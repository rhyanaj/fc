==> flow/design.v <==
module BCDtoSevenSeg(
input [3:0] LED_BCD,
output reg [6:0]SEG
);
always@(*)
begin
  case(LED_BCD)
               4'b0000: SEG = 7'b1000000;  
               4'b0001: SEG = 7'b1111001;  
               4'b0010: SEG = 7'b0100100;  
               4'b0011: SEG = 7'b0110000;  
               4'b0100: SEG = 7'b0011001;  
               4'b0101: SEG = 7'b0010010;  
               4'b0110: SEG = 7'b0000010;  
               4'b0111: SEG = 7'b1111000;  
               4'b1000: SEG = 7'b0000000;  
               4'b1001: SEG = 7'b0011000;  
               default: SEG = 7'b1000000;  
  endcase
end
endmodule
`timescale 1ns / 1ps
module BinaryToBCD(
     input  [11:0] bnum,
     output reg [15:0] BCD
);
reg [3:0] thousands;
reg [3:0] hundreds;
reg [3:0] tens;
reg [3:0] ones;
reg [27:0] shift;
integer i;
     always @(bnum)
     begin
          thousands = 4'b0;
          hundreds = 4'b0;
          tens = 4'b0;
          ones = 4'b0;
          shift = 0;
          shift[11:0] = bnum;
          for (i = 0; i < 12; i = i + 1)
          begin
               if (shift[15:12] >= 5)
                    shift[15:12] = shift[15:12] + 3;
               if (shift[19:16] >= 5)
                    shift[19:16] = shift[19:16] + 3;
               if (shift[23:20] >= 5)
                    shift[23:20] = shift[23:20] + 3;
               if (shift[27:24] >= 5)
                    shift[27:24] = shift[27:24] + 3;
               shift = shift << 1;
          end
          thousands = shift[27:24];
          hundreds  = shift[23:20];
          tens      = shift[19:16];
          ones      = shift[15:12];
          BCD = {thousands,hundreds,tens,ones};
     end
endmodule
module Decoder(
    input [1:0]countout,
    input [15:0]BCD,
    output reg [3:0]digits,
    output reg [3:0]LED_BCD
);
 always @(*)
     begin
          case(countout)
               2'b00: begin
                    digits = 4'b0111;
                    LED_BCD = BCD[15:12];
               end
               2'b01: begin
                    digits = 4'b1011;
                    LED_BCD = BCD[11:8];
               end
               2'b10: begin
                    digits = 4'b1101;                 
                    LED_BCD = BCD[7:4];
               end
               2'b11: begin
                    digits = 4'b1110;
                    LED_BCD = BCD[3:0];
               end
          endcase
     end
endmodule
module SlowClock(
    input CLK,
    input reset,
    output [1:0]countout
);
reg [20:0] refresh_counter; 
always @(posedge CLK)
begin 
 if(reset==1)
  refresh_counter <= 0;
 else
  refresh_counter <= refresh_counter + 1;
end 
assign countout = refresh_counter[20:19];
endmodule
module Top(
    input IN,
    input CLK, 
    input reset,
    output [3:0]digits,
    output [6:0] SEG 
);
wire [11:0]bnum;
wire [1:0]countout;
wire [15:0] BCD;
wire [3:0] LED_BCD;
SlowClock u3(
    .CLK(CLK),
    .reset(reset),
    .countout(countout)
    );
freq_counter u1(
          .CLK(CLK),
          .IN(IN),
          .freq(bnum)
);
BinaryToBCD u5(
    .bnum(bnum),
    .BCD(BCD)
);
Decoder u8(
    .countout(countout),
    .BCD(BCD),
    .digits(digits),
    .LED_BCD(LED_BCD)
    );
BCDtoSevenSeg u9(
    .LED_BCD(LED_BCD),
    .SEG(SEG)
    );
endmodule
`timescale 1 ns / 1 ps
module freq_counter(
	input CLK,
	input IN,
	output reg [11:0] freq = 12'b0);
	reg[31:0] count = 32'b0;
	reg [11:0] edge_count = 12'b0;
	reg last = 0;
	 localparam max = 'd100000000;          
	always @(posedge CLK) begin
		last <= IN;
	end
	always @ (posedge CLK)
	begin
		case (1)
			count < max: begin
				count <= count + 1;
				if(~last & IN)
					edge_count <= edge_count + 1;
				end
			default: begin
				freq <= edge_count;
				edge_count <= 0;
				count <= 0;
			end
		endcase
	end
endmodule
### From RTL to reports: Top

The steps from the RTL of Top to its reports follow in flow order.
Lines are those of the file above, counted from 1.
Cell names lack the library's common part.
The mark -- stands for no value.

| inputs | value |
|---|---|
| top module | Top |
| clock | CLK |
| library | sky130hd |
| corner | tt_025C_1v80 |

### Word-level counts

Counts by Yosys on the flattened word-level netlist (proc, flatten, opt, wreduce; memories kept). Register bits leave out memories and registers merged into their read ports (data or address); mux counts leave out enables and synchronous resets folded into registers. Print and check cells are left out.
Yosys's memory passes give these memory sizes; they may raise the number of words (mostly to a power of two), join words into wider ones and drop unused or constant bits.

| storage and ports | value |
|---|---|
| flip-flop bits (word level) | 78 |
| bits in read-only memories | 112 |
| memories kept | 1 |
| input bits | 3 |
| output and inout port bits | 11 |
| cells after elaboration | 133 |

Memory list:

| name | depth | width | read ports | wr ports | line | RTL |
|---|---|---|---|---|---|---|
| (no name shown) | 16 | 7 | 1 | 0 | 7 | `case(LED_BCD)` |

| cells by class | value |
|---|---|
| add/sub/neg operators | 41 |
| magnitude comparators | 39 |
| equality and inequality tests | 4 |
| multiplexer cells | 40 |
| bitwise operators | 2 |
| reductions and logical operators | 1 |

Operators by type and width:

| cell | count |
|---|---|
| >= comparator 4 x 3 -> 1 bit with constant B | 34 |
| adder 4 x 2 -> 4 bit with constant B | 27 |
| two-way mux 4 bit | 27 |
| two-way mux 3 bit | 11 |
| adder 32 x 1 -> 32 bit with constant B | 1 |
| < comparator 32 x 27 -> 1 bit with constant B | 1 |
| case mux 4 bit (select 4 bit) | 2 |
| adder 21 x 1 -> 21 bit with constant B | 1 |
| adder 3 x 2 -> 3 bit with constant B | 7 |
| adder 12 x 1 -> 12 bit with constant B | 1 |
| adder 1 x 2 -> 3 bit with constant A and B | 3 |
| >= comparator 1 x 3 -> 1 bit with constant A and B | 3 |
| == test 2 bit with constant B | 2 |
| adder 1 x 2 -> 3 bit with constant B | 1 |
| >= comparator 1 x 3 -> 1 bit with constant B | 1 |
| == test 2 x 1 -> 1 bit with constant B | 1 |
| zero test 2 bit | 1 |
| == test 1 bit with constant A | 1 |
| bitwise AND 1 bit | 1 |
| NOT 1 bit | 1 |

### Logic depth

Longest topological path by Yosys (ltp), each cell counted once; first at word level (registers and memories cut), then after technology mapping (sequential cells cut; the memories' decode and read muxes count).

| depth | value |
|---|---|
| word-level depth | 23 |
| ABC_AREA | 1 |
| gate-level depth with buffers | 69 |
| gate-level depth less buffers | 69 |

### After synthesis

The flow's flattened synthesis, as Yosys stat reports it; memories are mapped. The netlist is that of the ABC_AREA named above (0 if unset); the other value can give another one.
Totals and module areas in this step are rounded.

| mapped netlist | value |
|---|---|
| mapped cells | 793 |
| synthesis area | 5329 µm² |
| area of sequential cells | 1682 µm² |
| flip-flops | 78 |
| buffers | 5 |

Cell types:

| cell type | count | total area (µm²) |
|---|---|---|
| dfxtp_1 | 66 | 1.32E+03 |
| nand2_1 | 167 | 626.851 |
| inv_1 | 139 | 521.75 |
| edfxtp_1 | 12 | 360.346 |
| nand3_1 | 69 | 345.331 |
| ha_1 | 26 | 325.312 |
| nor2_1 | 73 | 274.013 |
| nand2_2 | 40 | 250.24 |
| nand3_2 | 17 | 170.163 |
| a21oi_1 | 30 | 150.144 |
| o21ai_0 | 29 | 145.139 |
| xor2_1 | 14 | 122.618 |
| nand2_4 | 9 | 101.347 |
| nor3_1 | 18 | 90.086 |
| nand4_1 | 14 | 87.584 |
| xnor2_1 | 9 | 78.826 |
| nor4_1 | 8 | 50.048 |
| inv_2 | 12 | 45.043 |

Other cell types: 20; their cells: 41.

### Path before layout

Path of least setup slack by OpenSTA after synthesis, without wires, with an ideal clock, recovery checks aside; 20% of the period is set as input and as output delay. Where synthesis merged equal registers, the netlist keeps one of their names.

| timing path post-synthesis | value |
|---|---|
| kind | reg2out |
| start point | register u1.freq[10] |
| end point | output SEG[5] |
| period | 10.6 ns |
| output delay | 2.120 ns |
| launch time at the first pin | 0.000 ns |
| arrival | 6.911 ns |
| data required time | 8.480 ns |
| path slack | 1.569 ns |
| delay of the path | 6.911 ns |
| stages on the path | 63 |
| path buffers | 0 |
| synthesis period reached | 9.031 ns |

"delay of the path" is the arrival time less input delay plus setup time.
A path that ends at an output port has no setup time.
"stages on the path": output pins that drive a net of the path, with the launching flip-flop's if there is one; two outputs of one cell count as two.
"synthesis period reached" = period - worst setup slack (recovery checks aside). The figure is calculated, with input and output delays left at 20% of the set period.
Between the ends stands the longest chain of elaborated cells between them, by number of cells; it is not shown to be the way that was timed. Of several equally long chains one is given.
Each line given opens the expression or statement behind the cell; cells for indexed reads and writes are added by Yosys, which also makes memories of some case tables.
The chain passes a memory read, where the word-level depth is cut; so it can be longer than that depth.

| on the way, post-synthesis | value |
|---|---|
| path through | edfxtp_1 inv_1 ha_1 nand2_2 nand3_1 nand2_1 ha_1 nand2_1 nand3_2 nand2_2 nand2_1 nand2_1 inv_1 ha_1 nor2_1 inv_1 nand2_1 nand3_1 [... 27 more ...] xor2_1 ha_1 inv_1 o21ai_0 nand2_1 xor2_1 nand2_1 nand2_1 nand2_1 inv_2 nand2_1 nand2_2 inv_2 ha_1 inv_1 nand3_1 nand2_1 nor2_1 |
| length of the longest elaborated chain | 22 |
| elaborated cells on any way between the ends | 104 |
| RTL lines with such cells | 10 |
| classes of those cells | add/sub: 34; compare: 34; mux: 35; memory: 1 |

RTL lines, path post-synthesis:

| item | line | RTL |
|---|---|---|
| start, declared | 143 | `output reg [11:0] freq = 12'b0);` |
| start, assigned | 160 | `freq <= edge_count;` |
| adder 4 x 2 -> 4 bit | 44 | `shift[15:12] = shift[15:12] + 3;` |
| two-way mux 4 bit | 43 | `if (shift[15:12] >= 5)` |
| >= comparator 4 x 3 -> 1 bit | 43 |  |
| two-way mux 4 bit | 43 |  |
| >= comparator 4 x 3 -> 1 bit | 43 |  |
| two-way mux 4 bit | 43 |  |
| >= comparator 4 x 3 -> 1 bit | 43 |  |
| [... 8 more ...] | -- |  |
| two-way mux 4 bit | 43 |  |
| >= comparator 4 x 3 -> 1 bit | 43 |  |
| two-way mux 4 bit | 43 |  |
| adder 4 x 2 -> 4 bit | 44 |  |
| two-way mux 4 bit | 43 |  |
| case mux 4 bit (select 4 bit) | 68 | `case(countout)` |
| memory read (16 x 7 bit) | 7 | `case(LED_BCD)` |
| end, declared | 108 | `output [6:0] SEG` |

### Path in the finished layout

From the final timing report of stored run 1: the path of least setup slack in the routed layout; clock arrival at registers is part of the times.

| timing path after layout | value |
|---|---|
| kind | reg2out |
| start point | register u1.freq[9] |
| end point | output SEG[1] |
| period | 8.95 ns |
| output delay | 1.79 ns |
| launch time at the first pin | 0.33 ns |
| arrival | 7.03 ns |
| data required time | 7.16 ns |
| path slack | 0.13 ns |
| stages on the path | 64 |
| path buffers | 2 |

Between the ends stands the longest chain of elaborated cells between them, by number of cells; it is not shown to be the way that was timed. Of several equally long chains one is given.
The chain passes a memory read, where the word-level depth is cut; so it can be longer than that depth.

| on the way, after layout | value |
|---|---|
| path through | edfxtp_1 ha_4 nand2_4 nand2_2 nand2_2 nand2_4 ha_4 inv_2 nand2_2 nand3_4 nand2_2 nand2_2 nand2_2 inv_2 ha_4 inv_4 nor2_1 inv_1 [... 28 more ...] inv_2 xor2_4 ha_4 inv_2 o21ai_2 nand2_1 xor2_1 nand2_1 nand2_1 nand2_1 inv_2 nand2_2 nand2_4 buf_4 ha_4 inv_2 nor2_1 buf_2 |
| length of the longest elaborated chain | 20 |
| elaborated cells on any way between the ends | 92 |
| RTL lines with such cells | 10 |
| classes of those cells | add/sub: 30; compare: 30; mux: 31; memory: 1 |

RTL lines, path after layout:

| item | line | RTL |
|---|---|---|
| start, declared | 143 | `output reg [11:0] freq = 12'b0);` |
| start, assigned | 160 | `freq <= edge_count;` |
| adder 4 x 2 -> 4 bit | 44 | `shift[15:12] = shift[15:12] + 3;` |
| two-way mux 4 bit | 43 | `if (shift[15:12] >= 5)` |
| >= comparator 4 x 3 -> 1 bit | 43 |  |
| two-way mux 4 bit | 43 |  |
| >= comparator 4 x 3 -> 1 bit | 43 |  |
| two-way mux 4 bit | 43 |  |
| >= comparator 4 x 3 -> 1 bit | 43 |  |
| [... 6 more ...] | -- |  |
| two-way mux 4 bit | 43 |  |
| >= comparator 4 x 3 -> 1 bit | 43 |  |
| two-way mux 4 bit | 43 |  |
| adder 4 x 2 -> 4 bit | 44 |  |
| two-way mux 4 bit | 43 |  |
| case mux 4 bit (select 4 bit) | 68 | `case(countout)` |
| memory read (16 x 7 bit) | 7 | `case(LED_BCD)` |
| end, declared | 108 | `output [6:0] SEG` |

# Flow runs of Top

Stored flow runs of Top (2 of them; Yosys, OpenROAD, sky130hd). They differ in their settings and are not a sequence. Constraints: input delay and output delay 20% of the set period each, output load 0.01 pF.
By "reached clock period" is meant the clock period of the run minus its worst setup slack. This is arithmetic on one report: input and output delays are still those of the set period (20% each).
"total design power" rests on the timing tool's default activity at the inputs, not on a simulated workload.
The results are shown rounded.

#### Stored run 1

| setting | value |
|---|---|
| period_ns | `8.95` |
| CORE_UTILIZATION | `42` |
| PLACE_DENSITY_LB_ADDON | `0.21` |
| CORE_ASPECT_RATIO | `0.82` |
| ABC_AREA | `1` |
| GPL_TIMING_DRIVEN | `0` |
| CTS_CLUSTER_DIAMETER | `319` |
| CAP_MARGIN | `20` |
| MIN_ROUTING_LAYER | `met1` |
| CORE_MARGIN | `2` |
| SLEW_MARGIN | `20` |

| result | value |
|---|---|
| die outline area | 13610 µm² |
| synthesis area | 5329 µm² |
| worst slack on setup checks | 0.134 ns |
| setup TNS | 0.000 ns |
| total design power | 907.1 uW |
| reached clock period | 8.816 ns |
| final utilization | 53.6 % |
| worst-case hold slack | 0.443 ns |

#### Stored run 2

| setting | value |
|---|---|
| period_ns | `6.08` |
| CORE_UTILIZATION | `18` |
| SETUP_SLACK_MARGIN | `0.09` |
| PLACE_DENSITY_LB_ADDON | `0.11` |
| CELL_PAD_IN_SITES_GLOBAL_PLACEMENT | `0` |
| CELL_PAD_IN_SITES_DETAIL_PLACEMENT | `2` |
| TNS_END_PERCENT | `45` |
| GPL_TIMING_DRIVEN | `0` |
| CTS_CLUSTER_SIZE | `21` |
| CAP_MARGIN | `30` |
| MIN_ROUTING_LAYER | `met2` |
| MAX_ROUTING_LAYER | `met5` |
| CORE_MARGIN | `2` |
| SLEW_MARGIN | `20` |

| result | value |
|---|---|
| die outline area | 34280 µm² |
| synthesis area | 5906 µm² |
| worst slack on setup checks | -3.376 ns |
| setup TNS | -23.07 ns |
| total design power | 1376 uW |
| reached clock period | 9.456 ns |
| final utilization | 25.7 % |
| worst-case hold slack | 0.451 ns |
